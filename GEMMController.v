==> flow/design.v <==
module GEMMController #(parameter M = 4, K = 4, N = 4, ADDR_WIDTH = 16)(
  input wire clk,
  input wire reset_n,
  input wire in_valid,
  input wire [7:0] M_dimmension, K_dimmension, N_dimmension,  
  output reg busy,
  output reg write_enable_A, write_enable_B, write_enable_C,  
  output reg read_enable_A, read_enable_B, read_enable_C,  
  output reg [ADDR_WIDTH-1:0] address_A, address_B, address_C,  
  output reg [31:0] data_in_A, data_in_B,  
  output reg [127:0] data_in_C,  
  input wire [31:0] data_out_A, data_out_B,  
  input wire [127:0] systolic_out_C,  
  output reg start_compute  
);
reg [2:0] state, next_state;
reg [15:0] cycle_count;  
localparam IDLE = 3'b000,
           LOAD_A = 3'b001,
           LOAD_B = 3'b010,
           COMPUTE = 3'b011,
           STORE_C = 3'b100,
           DONE = 3'b101;
always @(posedge clk or negedge reset_n) begin
    if (!reset_n) begin
        state <= IDLE;
        busy <= 0;
        cycle_count <= 0;
    end else begin 
        state <= next_state;
        if (state != IDLE) begin 
            cycle_count <= cycle_count + 1;
        end 
    end  
end 
always @(*) begin 
    next_state = state;
    write_enable_A = 0; read_enable_A = 0;
    write_enable_B = 0; read_enable_B = 0;
    write_enable_C = 0; read_enable_C = 0;
    busy = 1;
    data_in_A = 32'd0;
    data_in_B = 32'd0;
    data_in_C = 128'd0;
    start_compute = 0;
    case (state)
        IDLE: begin 
            busy = 0;
            if (in_valid) begin
                next_state = LOAD_A;
                address_A = 0;
                address_B = 0;
                address_C = 0;
                cycle_count = 0;
            end 
        end
        LOAD_A: begin
            read_enable_A = 1;  
            address_A = cycle_count; 
            if (cycle_count == M_dimmension * K_dimmension - 1) begin
                next_state = LOAD_B;
                cycle_count = 0;
            end 
        end
        LOAD_B: begin
            read_enable_B = 1;  
            address_B = cycle_count; 
            if (cycle_count == K_dimmension * N_dimmension - 1) begin
                next_state = COMPUTE;
                cycle_count = 0;
            end 
        end
        COMPUTE: begin
            start_compute = 1;  
            if (cycle_count == M_dimmension * N_dimmension - 1) begin
                next_state = STORE_C;
                cycle_count = 0;
            end 
        end  
        STORE_C: begin
            write_enable_C = 1;  
            address_C = cycle_count;
            data_in_C = systolic_out_C;  
            if (cycle_count == M_dimmension * N_dimmension - 1) begin 
                next_state = DONE;
                cycle_count = 0;
            end 
        end 
        DONE: begin
            busy = 0;
            next_state = IDLE;  
        end 
    endcase 
end 
endmodule
### Tool chain data of GEMMController

What the tools print for GEMMController, step after step.
Line numbers count from 1 in the design file above.
Library cell names are shortened.
Not given: --

| design | value |
|---|---|
| top | GEMMController |
| clock | clk |
| cell library | sky130hd |
| corner | tt_025C_1v80 |

### After elaboration

Yosys after proc, flatten, opt, wreduce and memory -nomap, before mapping. Memory bits, and registers merged into a memory's read port (data or address), are not among the register bits. Print and check cells are not counted. Equal cells are merged and count once.

| cells by class | value |
|---|---|
| add/sub/neg operators | 3 |
| multipliers | 3 |
| div/mod/pow operators | 0 |
| $lt $le $gt $ge | 0 |
| eq/ne operators | 10 |
| shift operators | 0 |
| muxes and demuxes | 11 |
| bitwise logic cells | 0 |
| reductions and logical operators | 6 |

Operators by type and width:

| cell | number |
|---|---|
| multiplier 8 x 8 -> 16 bit | 3 |
| two-way mux 128 bit | 1 |
| zero test 32 bit | 3 |
| subtractor 16 x 1 -> 17 bit with constant B | 3 |
| parallel mux 3 bit (select 6 bit) | 1 |
| two-way mux 3 bit | 5 |
| != test 2 bit with constant B | 5 |
| == test 3 x 2 -> 1 bit with constant B | 2 |
| == test 3 bit with constant B | 2 |
| AND reduction 6 bit | 1 |
| nonzero test 6 bit | 1 |
| two-way mux 1 bit | 4 |
| == test 3 x 1 -> 1 bit with constant B | 1 |
| zero test 3 bit | 1 |

| storage and ports | value |
|---|---|
| register bits after elaboration | 3 |
| bits in latches | 0 |
| bits in writable memories | 0 |
| bits in read-only memories | 0 |
| word width x clocked read ports | 0 |
| memories kept | 0 |
| input port bits | 219 |
| cells after elaboration | 34 |

### Depth

Longest topological path by Yosys (ltp), each cell counted once; first at word level (registers and memories cut), then after technology mapping (sequential cells cut; the memories' decode and read muxes count).

| logic depth | value |
|---|---|
| word-level depth | 5 |
| ABC_AREA | 0 |
| gate-level depth with buffers | 19 |

### After synthesis

The flow's flattened synthesis, as Yosys stat reports it; memories are mapped. The netlist is that of the ABC_AREA named above (0 if unset); the other value can give another one.
The area totals of this step are shown rounded.

Cells by type:

| cell | number | total area (µm²) |
|---|---|---|
| fa_1 | 123 | 2.46E+03 |
| ha_1 | 120 | 1501.44 |
| and2_1 | 167 | 1.04E+03 |
| buf_4 | 116 | 870.835 |
| inv_1 | 187 | 701.923 |
| nand2_1 | 174 | 653.126 |
| clkbuf_1 | 44 | 165.158 |
| dfrtp_1 | 5 | 125.12 |
| a21oi_1 | 24 | 120.115 |
| nor2_1 | 32 | 120.115 |
| o21ai_0 | 18 | 90.086 |
| nand2b_1 | 12 | 75.072 |
| a21o_1 | 9 | 67.565 |
| nand3_1 | 11 | 55.053 |
| a211oi_1 | 7 | 52.55 |
| mux2i_1 | 5 | 50.048 |
| nand4_1 | 8 | 50.048 |
| nor3_1 | 10 | 50.048 |

Other cell types: 53; their cells: 124.

| mapped netlist | value |
|---|---|
| cell count | 1196 |
| synthesis area | 9278 µm² |
| area of sequential cells | 151.4 µm² |
| flip-flops | 6 |
| buffers | 161 |

### Worst setup path after synthesis

OpenSTA on the mapped netlist: ideal clock, no wires. The path of least setup slack (recovery checks aside). Input and output delay are each 20% of the period. Register names are those of the netlist, which keeps one name where synthesis merged equal registers.

| path after synthesis | value |
|---|---|
| path kind | input to register |
| from | input port M_dimmension[3] |
| to | register (no name shown) |
| clock period | 8.42 ns |
| time at the first pin | 1.684 ns |
| arrival time | 6.264 ns |
| data required time | 8.292 ns |
| path slack | 2.028 ns |
| delay of the path | 4.708 ns |
| stages | 18 |
| buffers on the path | 2 |
| period reached after synthesis | 6.392 ns |

"delay of the path" = arrival - input delay + setup time.
"stages" counts driving pins, that of a launching flip-flop among them; a cell with two outputs on the path counts twice.
"period reached after synthesis" is the clock period less the worst setup slack; recovery checks do not enter. This is arithmetic on one report: input and output delays are still those of the set period (20% each).

| on the way, after synthesis | value |
|---|---|
| cell sequence | clkbuf_1 -> clkbuf_1 -> nand2_1 -> fa_1 -> fa_1 -> inv_1 -> fa_1 -> inv_1 -> fa_1 -> inv_1 -> ha_1 -> o21ai_0 -> o21ai_1 -> a41oi_1 -> nor3b_1 -> o2111ai_1 -> nor4_1 -> mux2_1 |

RTL lines, path after synthesis:

| item | line | text |
|---|---|---|
| start: declaration | 5 | `input wire [7:0] M_dimmension, K_dimmension, N_dimmension,` |

No chain of elaborated cells between the ends is given.

### Timing after layout

Path of least setup slack in the final report of job 1 (OpenROAD, finished layout, wires in). Where an end is a register, its clock arrival counts in the times.

| path post-layout | value |
|---|---|
| path kind | input to register |
| from | input port K_dimmension[5] |
| to | register state |
| clock period | 5.14 ns |
| time at the first pin | 1.03 ns |
| arrival time | 5.68 ns |
| data required time | 5.23 ns |
| path slack | -0.45 ns |
| stages | 17 |
| buffers on the path | 3 |

Where an end lacks its bit number, it is one bit of the signal, or one of the new flip-flops if synthesis recoded a state register.

| on the way, post-layout | value |
|---|---|
| cell sequence | buf_12 -> clkbuf_16 -> nand2_1 -> fa_2 -> fa_1 -> fa_2 -> fa_1 -> inv_2 -> ha_4 -> a21oi_4 -> o211ai_1 -> a221o_1 -> a2111oi_4 -> mux2i_2 -> buf_4 -> a311oi_4 -> o21ai_1 |

RTL lines, path post-layout:

| item | line | text |
|---|---|---|
| start: declaration | 5 | `input wire [7:0] M_dimmension, K_dimmension, N_dimmension,` |
| end: assignment | 26 | `state <= IDLE;` |
| end: assignment | 30 | `state <= next_state;` |
| end: declaration | 16 | `reg [2:0] state, next_state;` |

No chain of elaborated cells between the ends is given.

Ticket comment

Measured results for GEMMController: 2 stored runs of the Yosys and OpenROAD flow on sky130hd. The settings differ; the order carries no meaning. The constraints put input and output delay at 20% of the set period each and load the outputs with 0.01 pF.
By "achieved clock period" is meant the clock period of the run minus its worst setup slack. This is arithmetic on one report: input and output delays are still those of the set period (20% each).
"power consumption" is the tool's figure for a default switching activity; nothing was simulated.
Values from the reports are rounded here.
A setting shown as n/a is not set for that run.

| run | period_ns | CORE_UTILIZATION | SETUP_SLACK_MARGIN | PLACE_DENSITY_LB_ADDON | CELL_PAD_IN_SITES_GLOBAL_PLACEMENT | TNS_END_PERCENT | GPL_TIMING_DRIVEN | CTS_CLUSTER_DIAMETER | CAP_MARGIN | MIN_ROUTING_LAYER | CORE_MARGIN | SLEW_MARGIN | synthesis area (µm²) | full die area (µm²) | area of the standard cells in the finished layout (µm²) | worst setup slack after layout (ns) | power consumption (µW) | achieved clock period (ns) |
|---|---|---|---|---|---|---|---|---|---|---|---|---|---|---|---|---|---|---|
| job 1 | 5.14 | 16 | 0.24 | 0.24 | 0 | 10 | 0 | 91 | 15 | met2 | 2 | 20 | 9278 | 59930 | 15010 | -0.447 | 4727 | 5.587 |
| job 2 | 6.18 | 40 | -0.27 | n/a | n/a | n/a | n/a | n/a | 20 | n/a | 2 | 20 | 9278 | 24430 | 13300 | -0.092 | 4051 | 6.272 |
